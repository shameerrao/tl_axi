==> flow/design.v <==
module tlul_to_axi4 #(
    parameter int DataWidth = 64,
    parameter int AddrWidth = 32,
    parameter int SourceWidth = 8,
    parameter int SinkWidth = 8,
    parameter int MaxSize = 6,
    parameter int IdWidth = 8
) (
    input  logic clk_i,
    input  logic rst_ni,
    input  logic [AddrWidth-1:0] tl_a_address,
    input  logic [DataWidth-1:0] tl_a_data,
    input  logic tl_a_valid,
    output logic tl_a_ready,
    input  logic [SourceWidth-1:0] tl_a_source,
    input  logic [MaxSize-1:0] tl_a_size,
    input  logic [2:0] tl_a_opcode,
    input  logic [DataWidth/8-1:0] tl_a_mask,
    input  logic [2:0] tl_a_param,
    input  logic [3:0] tl_a_corrupt,
    output logic [AddrWidth-1:0] tl_d_address,
    output logic [DataWidth-1:0] tl_d_data,
    output logic tl_d_valid,
    input  logic tl_d_ready,
    output logic [SourceWidth-1:0] tl_d_source,
    output logic [SinkWidth-1:0] tl_d_sink,
    output logic [1:0] tl_d_error,
    output logic [2:0] tl_d_opcode,
    output logic [1:0] tl_d_param,
    output logic [3:0] tl_d_corrupt,
    output logic [IdWidth-1:0] axi_awid,
    output logic [AddrWidth-1:0] axi_awaddr,
    output logic [7:0] axi_awlen,
    output logic [2:0] axi_awsize,
    output logic [1:0] axi_awburst,
    output logic axi_awlock,
    output logic [3:0] axi_awcache,
    output logic [2:0] axi_awprot,
    output logic [3:0] axi_awqos,
    output logic [3:0] axi_awregion,
    output logic axi_awvalid,
    input  logic axi_awready
);
    typedef enum logic [2:0] {
        IDLE = 3'h0,
        DECODE = 3'h1,
        WRITE = 3'h2,
        READ = 3'h3,
        RESPONSE = 3'h4
    } state_t;
    typedef enum logic [2:0] {
        PutFullData = 3'h1,
        PutPartialData = 3'h2,
        Acquire = 3'h3,
        Get = 3'h4,
        ArithmeticData = 3'h5,
        LogicalData = 3'h6,
        Intent = 3'h7,
        Probe = 3'h0
    } opcode_t;
    state_t state, next_state;
    logic [SourceWidth-1:0] current_source;
    logic [AddrWidth-1:0] current_address;
    logic [DataWidth-1:0] current_data;
    logic [MaxSize-1:0] current_size;
    logic [2:0] current_opcode;
    logic [DataWidth/8-1:0] current_mask;
    logic [2:0] current_param;
    logic [3:0] current_corrupt;
    always_ff @(posedge clk_i or negedge rst_ni) begin
        if (!rst_ni) begin
            state <= IDLE;
            current_source <= '0;
            current_address <= '0;
            current_data <= '0;
            current_size <= '0;
            current_opcode <= '0;
            current_mask <= '0;
            current_param <= '0;
            current_corrupt <= '0;
        end else begin
            state <= next_state;
            if (state == IDLE && tl_a_valid) begin
                current_source <= tl_a_source;
                current_address <= tl_a_address;
                current_data <= tl_a_data;
                current_size <= tl_a_size;
                current_opcode <= tl_a_opcode;
                current_mask <= tl_a_mask;
                current_param <= tl_a_param;
                current_corrupt <= tl_a_corrupt;
            end
        end
    end
    always_comb begin
        case (state)
            IDLE: begin
                next_state = tl_a_valid ? DECODE : IDLE;
            end
            DECODE: begin
                case (tl_a_opcode)
                    PutFullData, PutPartialData: next_state = WRITE;
                    Get: next_state = READ;
                    default: next_state = RESPONSE;
                endcase
            end
            WRITE: begin
                next_state = axi_awready ? RESPONSE : WRITE;
            end
            READ: begin
                next_state = RESPONSE;
            end
            RESPONSE: begin
                next_state = tl_d_ready ? IDLE : RESPONSE;
            end
            default: next_state = IDLE;
        endcase
    end
    assign axi_awid = current_source;
    assign axi_awaddr = current_address;
    assign axi_awlen = (current_size == 6'h3) ? 8'h0 : 8'h1;  
    assign axi_awsize = current_size[2:0];
    assign axi_awburst = 2'b01;  
    assign axi_awlock = 1'b0;
    assign axi_awcache = 4'h0;
    assign axi_awprot = 3'h0;
    assign axi_awqos = 4'h0;
    assign axi_awregion = 4'h0;
    assign axi_awvalid = (state == WRITE);
    assign tl_d_address = current_address;
    assign tl_d_data = current_data;
    assign tl_d_valid = (state == RESPONSE);
    assign tl_d_source = current_source;
    assign tl_d_sink = '0;  
    assign tl_d_error = (current_corrupt != 0) ? 2'b01 : 2'b00;
    assign tl_d_opcode = current_opcode;
    assign tl_d_param = current_param[1:0];  
    assign tl_d_corrupt = current_corrupt;
    assign tl_a_ready = (state == IDLE);
endmodule 
# --- Reports on tlul_to_axi4 ---
# The steps from the RTL of tlul_to_axi4 to its reports follow in flow order.
# Lines are those of the file above, counted from 1.
# Operators carry their Yosys type and port widths (W data, S select, Z words).
# Library cell names are shortened.
design:
  top_module: "tlul_to_axi4"
  clock_port: "clk_i"
  lib: "sky130hd"
  pvt_corner: "tt_025C_1v80"

# --- Word level ---
# Yosys after proc, flatten, opt, wreduce and memory -nomap, before mapping. Enables and synchronous resets that opt folds into registers are not counted as muxes. Memory bits, and registers merged into a memory's read port (data or address), are not among the register bits. Print and check cells are not counted. Equal cells are merged and count once.
word_totals:
  wordCells: 27
  ff_bits: 122
  input_bits: 133
  out_inout_bits: 195
op_classes:
  n_eq: 8
  mux: 7
  n_reduce_logical: 4
ops:
  columns: ["op", "count"]
  rows:
  - ["$pmux W3 S5", 1]
  - ["$eq A3 B2 Y1 const B", 3]
  - ["$eq A3 B1 Y1 const B", 2]
  - ["$eq A3 B3 Y1 const B", 2]
  - ["$eq A6 B2 Y1 const B", 1]
  - ["$pmux W3 S2", 1]
  - ["$mux W3", 2]
  - ["$reduce_bool A4 Y1", 1]
  - ["$logic_not A3 Y1", 1]
  - ["$mux W1", 3]
  - ["$reduce_or A2 Y1", 1]
  - ["$logic_and A1 B1 Y1", 1]

# --- Depth ---
# Depth = most cells in a row (Yosys ltp): at word level without a register or memory, in the mapped netlist without a sequential cell, where the memories' decode and read muxes count.
logic_depth:
  word_depth: 4
  abc_area: 0
  mapped_depth: 5
  depth_no_buf: 3

# --- After synthesis ---
# The flow's flattened synthesis, as Yosys stat reports it; memories are mapped. The netlist is that of the ABC_AREA named above (0 if unset); the other value can give another one.
# The area totals of this step are shown rounded.
types:
  columns: ["cell_type", "count", "type_area_um2"]
  rows:
  - ["dfrtp_1", 123, 3.08E+03]
  - ["mux2_2", 90, 1.01E+03]
  - ["buf_4", 85, 638.112]
  - ["mux2_4", 29, 435.418]
  - ["buf_12", 3, 60.058]
  - ["dfstp_2", 1, 26.275]
  - ["buf_8", 1, 15.014]
  - ["inv_1", 4, 15.014]
  - ["o21ai_0", 3, 15.014]
  - ["nand2_4", 1, 11.261]
  - ["a221oi_1", 1, 8.758]
  - ["o32ai_1", 1, 8.758]
  - ["xnor2_1", 1, 8.758]
  - ["xor2_1", 1, 8.758]
  - ["conb_1", 2, 7.507]
  - ["nand2_1", 2, 7.507]
  - ["o21a_1", 1, 7.507]
  - ["or4_1", 1, 7.507]
# Not listed: further types 4, cells in them 4.
mapped:
  stdcells: 354
  seqArea_um2: 3100
  n_buf: 89
  ff_cells: 124
  yosys_area_um2: 5400

# --- Path before layout ---
# OpenSTA on the mapped netlist: ideal clock, no wires. The path of least setup slack (recovery checks aside). Input and output delay are each 20% of the period. Register names are those of the netlist, which keeps one name where synthesis merged equal registers.
synth_timing:
  path_kind: "flip-flop to flip-flop"
  start: "register state"
  end: "register current_address[0]"
  arrival_time_ps: 1313
  path_buffers: 2
  t_first_pin_ps: 0
  period_ps: 1490
  path_stages: 6
  setup_time_ps: 125
  path_delay_ps: 1438
  setup_slack_ps: 52
  required_ps: 1365
  synth_period_reached_ps: 1438
# "path_delay_ps" is the arrival time less input delay plus setup time.
# "path_stages": output pins that drive a net of the path, with the launching flip-flop's if there is one; two outputs of one cell count as two.
# "synth_period_reached_ps" is the clock period less the worst setup slack; recovery checks do not enter. This is arithmetic on one report: input and output delays are still those of the set period (20% each).
# An end named without its bit number is one bit of that signal or, where synthesis recoded a state register, one of its new flip-flops.
synth_via:
  path_cell_list: "dfstp_2 > nand2_4 > inv_4 > buf_8 > buf_12 > mux2_4"
synth_rtl:
  columns: ["item", "line", "rtl"]
  rows:
  - ["from (decl)", 61, "state_t state, next_state;"]
  - ["from (assign)", 72, "state <= IDLE;"]
  - ["from (assign)", 82, "state <= next_state;"]
  - ["to (assign)", 74, "current_address <= '0;"]
  - ["to (assign)", 85, "current_address <= tl_a_address;"]
  - ["to (decl)", 63, "logic [AddrWidth-1:0] current_address;"]
# No chain of elaborated cells between the ends is given.

# Stored flow runs of tlul_to_axi4 (2 of them; Yosys, OpenROAD, sky130hd). They differ in their settings and are not a sequence. Constraints: input delay and output delay 20% of the set period each, output load 0.01 pF.
runs:
  - name: "run A"
    settings:
      period_ns: 1.65
      CORE_UTILIZATION: 61
      SETUP_SLACK_MARGIN: -0.07
      PLACE_DENSITY: 0.47
      CORE_ASPECT_RATIO: 1.68
      CELL_PAD_IN_SITES_DETAIL_PLACEMENT: 2
      TNS_END_PERCENT: 70
      GPL_ROUTABILITY_DRIVEN: 0
      CTS_CLUSTER_DIAMETER: 101
      MAX_ROUTING_LAYER: "met5"
      CAP_MARGIN: 20
      CORE_MARGIN: 2
      SLEW_MARGIN: 20
    outcome: "stopped before the end: placement reported a tool error"
  - name: "run B"
    settings:
      period_ns: 2.17
      CORE_UTILIZATION: 72
      SETUP_SLACK_MARGIN: 0.09
      PLACE_DENSITY_LB_ADDON: 0.01
      TNS_END_PERCENT: 30
      ABC_AREA: 0
      GPL_TIMING_DRIVEN: 0
      CTS_CLUSTER_SIZE: 52
      CTS_CLUSTER_DIAMETER: 37
      CAP_MARGIN: 20
      CORE_MARGIN: 2
      SLEW_MARGIN: 20
    outcome: "stopped before the end: placement reported PPL-0024"
